==> flow/design.v <==
module mammal (
      input clk,
      input [15:0] data_in,
      output logic [15:0] data_out,
      output logic [11:0] address,
      output memwt,
      input INT,
      output intack
);
logic [11:0] pc,ir;  
logic [11:0] interruptreg;  
logic [4:0] state;  
logic [15:0] regbank [7:0]; 
logic zeroflag;  
logic intflag;  
logic [15:0] result;  
logic zeroresult;
localparam FETCH=5'b00000,
LDI=5'b00001,
LD=5'b00010,
ST=5'b00011,
JZ=5'b00100,
JMP=5'b00101,
ALU=5'b00111,
PUSH=5'b01000,
POP1=5'b01001,
CALL=5'b01010,
RET1=5'b01011,
STI=5'b01100,
CLI=5'b01101,
IRET1=5'b01110,
POP2= 5'b10000,
RET2= 5'b10001,
IRET2=5'b10010,
IRET3=5'b10011,
INT1= 5'b10100,
INT2= 5'b10101,
INT3= 5'b10110;
always_ff @(posedge clk)
begin
    case(state)
    FETCH:
    begin
        if ( {1'b0,data_in[15:12] }==JZ)
            if (zeroflag)
               state <= JMP;
            else
               state <= FETCH;
        else
            state <= { 1'b0, data_in[15:12] };
        ir<=data_in[11:0];
        pc<=pc+1;
    end
    LDI:
    begin
        regbank[ ir[2:0] ] <= data_in;
        pc<=pc+1;
       if ( intflag & INT )
              state <= INT1;
       else
              state <= FETCH;
      end
     LD:
     begin
         regbank[ir[2:0]] <= data_in;
         if ( intflag & INT )
              state <= INT1;
         else
              state <= FETCH;
      end
      ST:
      begin
          if ( intflag & INT )
              state <= INT1;
         else
              state <= FETCH;
      end
      JMP:
      begin
           pc <= pc+ir;
           if ( intflag & INT )
                state <= INT1;
           else
                state <= FETCH;
       end
       ALU:
       begin
           regbank[ir[2:0]]<=result;
           zeroflag<=zeroresult;
           if ( intflag & INT )
                  state <= INT1;
           else
                  state <= FETCH;
           end
      PUSH:
      begin
           regbank[7]<=regbank[7]-1;
           if ( intflag & INT )
               state <= INT1;
           else
               state <= FETCH;
      end
      POP1:
      begin
           regbank[7]<=regbank[7]+1;
           state <= POP2;
      end
     POP2:  
     begin
           regbank[ir[2:0]] <= data_in;
           if ( intflag & INT )
                state <= INT1;
           else
                state <= FETCH;
      end
CALL:
begin
regbank[7]<=regbank[7]-1;
pc<=pc+ir;
if ( intflag & INT )
state <= INT1;
else
state <= FETCH;
end
RET1:
begin
regbank[7]<=regbank[7]+1;
state <= RET2;
end
RET2:
begin
pc<=data_in[11:0];
if ( intflag & INT )
state <= INT1;
else
state <= FETCH;
end
INT1:
begin
regbank[7]<=regbank[7]-1;
intflag <= 0;
state <= INT2;
end
INT2:
begin
regbank[7]<=regbank[7]-1;
interruptreg <= 12'(data_in+16'h07f0);
state <= INT3;
end
INT3:
begin
pc<=data_in[11:0];
state <= FETCH;
end
IRET1:
begin
regbank[7]<=regbank[7]+1;
state <= IRET2;
end
IRET2:
begin
regbank[7]<=regbank[7]+1;
zeroflag <= data_in[0];
state <= IRET3;
end
IRET3:
begin
pc <= data_in;
if ( intflag & INT )
state <= INT1;
else
state <= FETCH;
end
STI:
begin
intflag <= 1;
if ( intflag & INT )
state <= INT1;
else
state <= FETCH;
end
CLI:
begin
intflag <= 0;
state <= FETCH;
end
endcase
end
always_comb
case (state)
LD: address=regbank[ir[5:3]][11:0];
ST: address=regbank[ir[5:3]][11:0];
PUSH: address=regbank[7][11:0];
POP2: address=regbank[7][11:0];
CALL: address=regbank[7][11:0];
RET2: address=regbank[7][11:0];
INT1: address=regbank[7][11:0];
INT2: address=regbank[7][11:0];
INT3: address=interruptreg;
IRET1: address=regbank[7][11:0];
IRET2: address=regbank[7][11:0];
IRET3: address=regbank[7][11:0];
default: address=pc;
endcase
assign memwt=(state==ST)||(state==PUSH)||(state==CALL) || (state==INT1) || (state==INT2);
always_comb
begin
case (state)
INT2: intack = 1'b1;
default: intack = 1'b0;
endcase
end
always_comb
begin
case (state)
CALL: data_out = {4'b0,pc};
INT1: data_out = {4'b0,pc};
INT2: data_out = {15'b0, zeroflag};
default: data_out = regbank[ir[8:6]];
endcase
end
always_comb  
case (ir[11:9])
3'h0: result = regbank[ir[8:6]]+regbank[ir[5:3]];  
3'h1: result = regbank[ir[8:6]]-regbank[ir[5:3]];  
3'h2: result = regbank[ir[8:6]]&regbank[ir[5:3]];  
3'h3: result = regbank[ir[8:6]]|regbank[ir[5:3]];  
3'h4: result = regbank[ir[8:6]]^regbank[ir[5:3]];  
3'h7: case (ir[8:6])
3'h0: result = !regbank[ir[5:3]];
3'h1: result = regbank[ir[5:3]];
3'h2: result = regbank[ir[5:3]]+1;
3'h3: result = regbank[ir[5:3]]-1;
default: result=16'h0000;
endcase
default: result=16'h0000;
endcase
assign zeroresult = ~|result;
initial
begin
state=FETCH;
zeroflag=0;
pc=0;
intflag=0;  
end
endmodule
## Step by step through the tools: mammal

What the tools print for mammal, step after step.
Lines are those of the file above, counted from 1.
Operators carry their Yosys type and port widths (W data, S select, Z words).
Library cell names are shortened.
A cell with -- has no value.

- Design top: mammal
- Clock input: clk
- Library: sky130hd
- Library corner: tt_025C_1v80

## Word-level counts

Counts by Yosys on the flattened word-level netlist (proc, flatten, opt, wreduce; memories kept). Print and check cells are left out. Cells with the same type and inputs are merged into one.
Yosys's memory passes give these memory sizes; they may raise the number of words (mostly to a power of two), join words into wider ones and drop unused or constant bits.

- Register bits: 43
- RAM bits: 128
- Clocked read ports x word width: 32
- Memories: 1
- Input bits: 18
- Output and inout port bits: 30
- Word-level cells: 132

Memories:

| name | words | bits a word | rd ports | write ports | line | source |
|---|---|---|---|---|---|---|
| regbank | 8 | 16 | 3 | 1 | 13 | `logic [15:0] regbank [7:0];` |

- Add/sub/neg operators: 9
- Eq/ne operators: 28
- Multiplexer cells: 50
- Bitwise logic cells: 14
- Reductions and logical operators: 24

Operator list:

| cell | count |
|---|---|
| $mux W16 | 23 |
| $pmux W16 S6 | 1 |
| $pmux W12 S3 | 2 |
| $pmux W16 S4 | 1 |
| $pmux W5 S9 | 1 |
| $eq A5 B4 Y1 const B | 7 |
| $eq A5 B5 Y1 const B | 7 |
| $add A16 B1 Y16 const B | 2 |
| $sub A16 B1 Y16 const B | 2 |
| $reduce_or A16 Y1 | 2 |
| $pmux W16 S2 | 1 |
| $reduce_bool A19 Y1 | 1 |
| $add A16 B16 Y16 | 1 |
| $sub A16 B16 Y16 | 1 |
| $and A16 B16 Y16 | 1 |
| $or A16 B16 Y16 | 1 |
| $xor A16 B16 Y16 | 1 |
| $logic_not A16 Y1 | 1 |
| $mux W1 | 13 |
| $add A12 B1 Y12 const B | 1 |
| $add A12 B11 Y12 const B | 1 |
| $add A12 B12 Y12 | 1 |
| $reduce_or A2 Y1 | 6 |
| $eq A3 B2 Y1 const B | 4 |
| $mux W3 | 4 |
| $reduce_or A11 Y1 | 1 |
| $or A1 B1 Y1 | 10 |
| $eq A5 B2 Y1 const B | 2 |

Other operator kinds: 17; their cells: 26.

## Depth

Yosys ltp: most cells in a row. Word level: on the elaborated netlist, between registers, memories and ports. Mapped: between sequential cells and ports; inverters and the memories' decode and read muxes count.

- Depth after elaboration: 11
- ABC_AREA: 0
- Mapped depth: 21
- Depth with buffers taken out: 19

## Netlist

Source: synth_stat.txt of the flow (Yosys; design flattened, memories mapped). It holds for the ABC_AREA given above (unset counts as 0); a run with the other value may have another netlist.
The area totals of this step are shown rounded.

- Cells in the netlist: 1251
- Synthesis area: 13400 um2
- Sequential area: 5260 um2
- Mapped flip-flops: 177
- Buffers: 76

Cells by type:

| cell type | count | total area (um2) |
|---|---|---|
| edfxtp_1 | 171 | 5.13E+03 |
| mux4_2 | 69 | 1553.99 |
| ha_1 | 76 | 950.912 |
| mux2i_1 | 51 | 510.49 |
| nor2_1 | 107 | 401.635 |
| xnor2_1 | 43 | 376.611 |
| a21oi_1 | 74 | 370.355 |
| o21ai_0 | 66 | 330.317 |
| nand2_1 | 86 | 322.81 |
| inv_1 | 57 | 213.955 |
| clkbuf_1 | 52 | 195.187 |
| a222oi_1 | 16 | 160.154 |
| nor3_1 | 30 | 150.144 |
| xor2_1 | 17 | 148.893 |
| mux2_2 | 12 | 135.13 |
| dfxtp_1 | 6 | 120.115 |
| and2_1 | 19 | 118.864 |
| nand3_1 | 23 | 115.11 |

Other cell types: 67; their cells: 276.

## Path before layout

Path of least setup slack by OpenSTA after synthesis, without wires, with an ideal clock, recovery checks aside; 20% of the period is set as input and as output delay. Where synthesis merged equal registers, the netlist keeps one of their names.

- Kind: flip-flop to flip-flop
- From: register (name not given)
- To: memory regbank[0][12]
- Clock period: 5150 ps
- Setup time: 216 ps
- Time at the first pin: 0 ps
- Data arrival time: 4906 ps
- Required time: 4934 ps
- Slack: 28 ps
- Delay of the path: 5122 ps
- Driving pins on the path: 19
- Buffers on the path: 2
- Period reached after synthesis: 5122 ps

"delay of the path" = arrival - input delay + setup time.
"driving pins on the path": output pins that drive a net of the path, with the launching flip-flop's if there is one; two outputs of one cell count as two.
"period reached after synthesis" is the clock period less the worst setup slack; recovery checks do not enter. This is arithmetic on one report: input and output delays are still those of the set period (20% each).

- Cells stage by stage: dfxtp_1 clkbuf_1 buf_1 mux4_2 mux2i_1 ha_1 inv_1 fa_1 a21o_1 a21o_1 a2111oi_0 o21bai_1 a31o_1 and2_1 o21ai_0 mux2_2 o221ai_1 mux2i_1 o21ai_1

Ends and longest elaborated chain, post-synthesis:

| item | line | source |
|---|---|---|
| to (decl) | 13 | `logic [15:0] regbank [7:0];` |

No chain of elaborated cells between the ends is given.

## Timing after layout

From the final timing report of record 1: the path of least setup slack in the routed layout; clock arrival at registers is part of the times.
The report prints the path's times to 10 ps; the period is as set.

- Kind: flip-flop to flip-flop
- From: register (name not given)
- To: memory regbank[2][14]
- Clock period: 4340 ps
- Setup time: 260 ps
- Time at the first pin: 460 ps
- Data arrival time: 4830 ps
- Required time: 4530 ps
- Slack: -310 ps
- Driving pins on the path: 20
- Buffers on the path: 2

- Cells stage by stage: dfxtp_4 buf_12 mux4_2 mux2_4 inv_4 ha_4 a21oi_4 fa_2 buf_6 a21o_1 a21o_1 a2111oi_4 o21bai_1 a31o_1 a2111oi_4 nor3_2 mux2i_1 o2111ai_2 mux2i_2 o21ai_4

Ends and longest elaborated chain, after layout:

| item | line | source |
|---|---|---|
| to (decl) | 13 | `logic [15:0] regbank [7:0];` |

No chain of elaborated cells between the ends is given.

Add stored flow runs of mammal

Below are 2 stored runs of the flow (Yosys, OpenROAD; platform sky130hd) on mammal, each with its settings and what was measured, unordered. Constraints: input delay and output delay 20% of the set period each, output load 0.01 pF.
"clock period achieved" means the clock period less the worst setup slack. The figure is calculated, with input and output delays left at 20% of the set period.
"time on the worst setup path" is the time allowed to the run's worst setup path (the clock period less input and output delay, where it has them) less its slack. Clock arrival times count: a late capture clock shortens it, a late launch clock lengthens it.
"total power after layout" rests on the timing tool's default activity at the inputs, not on a simulated workload.
"time on the worst setup path" is known to 10 ps.
Values from the reports are rounded here.

### Record 1

Settings: `period_ns=4.34`, `CORE_UTILIZATION=26`, `PLACE_DENSITY_LB_ADDON=0.18`, `CORE_ASPECT_RATIO=1.0`, `TNS_END_PERCENT=55`, `GPL_ROUTABILITY_DRIVEN=1`, `CTS_CLUSTER_SIZE=17`, `CAP_MARGIN=0`, `MAX_ROUTING_LAYER=met4`, `CORE_MARGIN=2`, `SLEW_MARGIN=20`

- Worst setup slack after layout: -306 ps
- Standard-cell area after layout: 17600 um2
- Utilization of the finished layout: 34.4 %
- Worst hold slack in the final report: 517 ps
- Final setup TNS: -10200 ps
- Total power after layout: 0.017 W
- Overall die area: 53500 um2
- Mapped cell area after synthesis: 13400 um2
- Time on the worst setup path: 4650 ps
- Critical path type: flip-flop to flip-flop
- Clock period achieved: 4646 ps

### Record 2

Settings: `period_ns=10.1`, `CORE_UTILIZATION=28`, `SETUP_SLACK_MARGIN=1.78`, `PLACE_DENSITY_LB_ADDON=0.25`, `HOLD_SLACK_MARGIN=0.29`, `CORE_ASPECT_RATIO=1.15`, `TNS_END_PERCENT=50`, `ABC_AREA=1`, `CTS_CLUSTER_SIZE=96`, `CAP_MARGIN=0`, `SLEW_MARGIN=40`, `CORE_MARGIN=2`

- Clock period achieved: 6187 ps
- Standard-cell area after layout: 15400 um2
- Final setup TNS: 0 ps
- Worst hold slack in the final report: 608 ps
- Mapped cell area after synthesis: 13600 um2
- Time on the worst setup path: 4170 ps
- Critical path type: flip-flop to output port
- Worst setup slack after layout: 3910 ps
- Utilization of the finished layout: 32.0 %
- Total power after layout: 0.00569 W
- Overall die area: 50400 um2
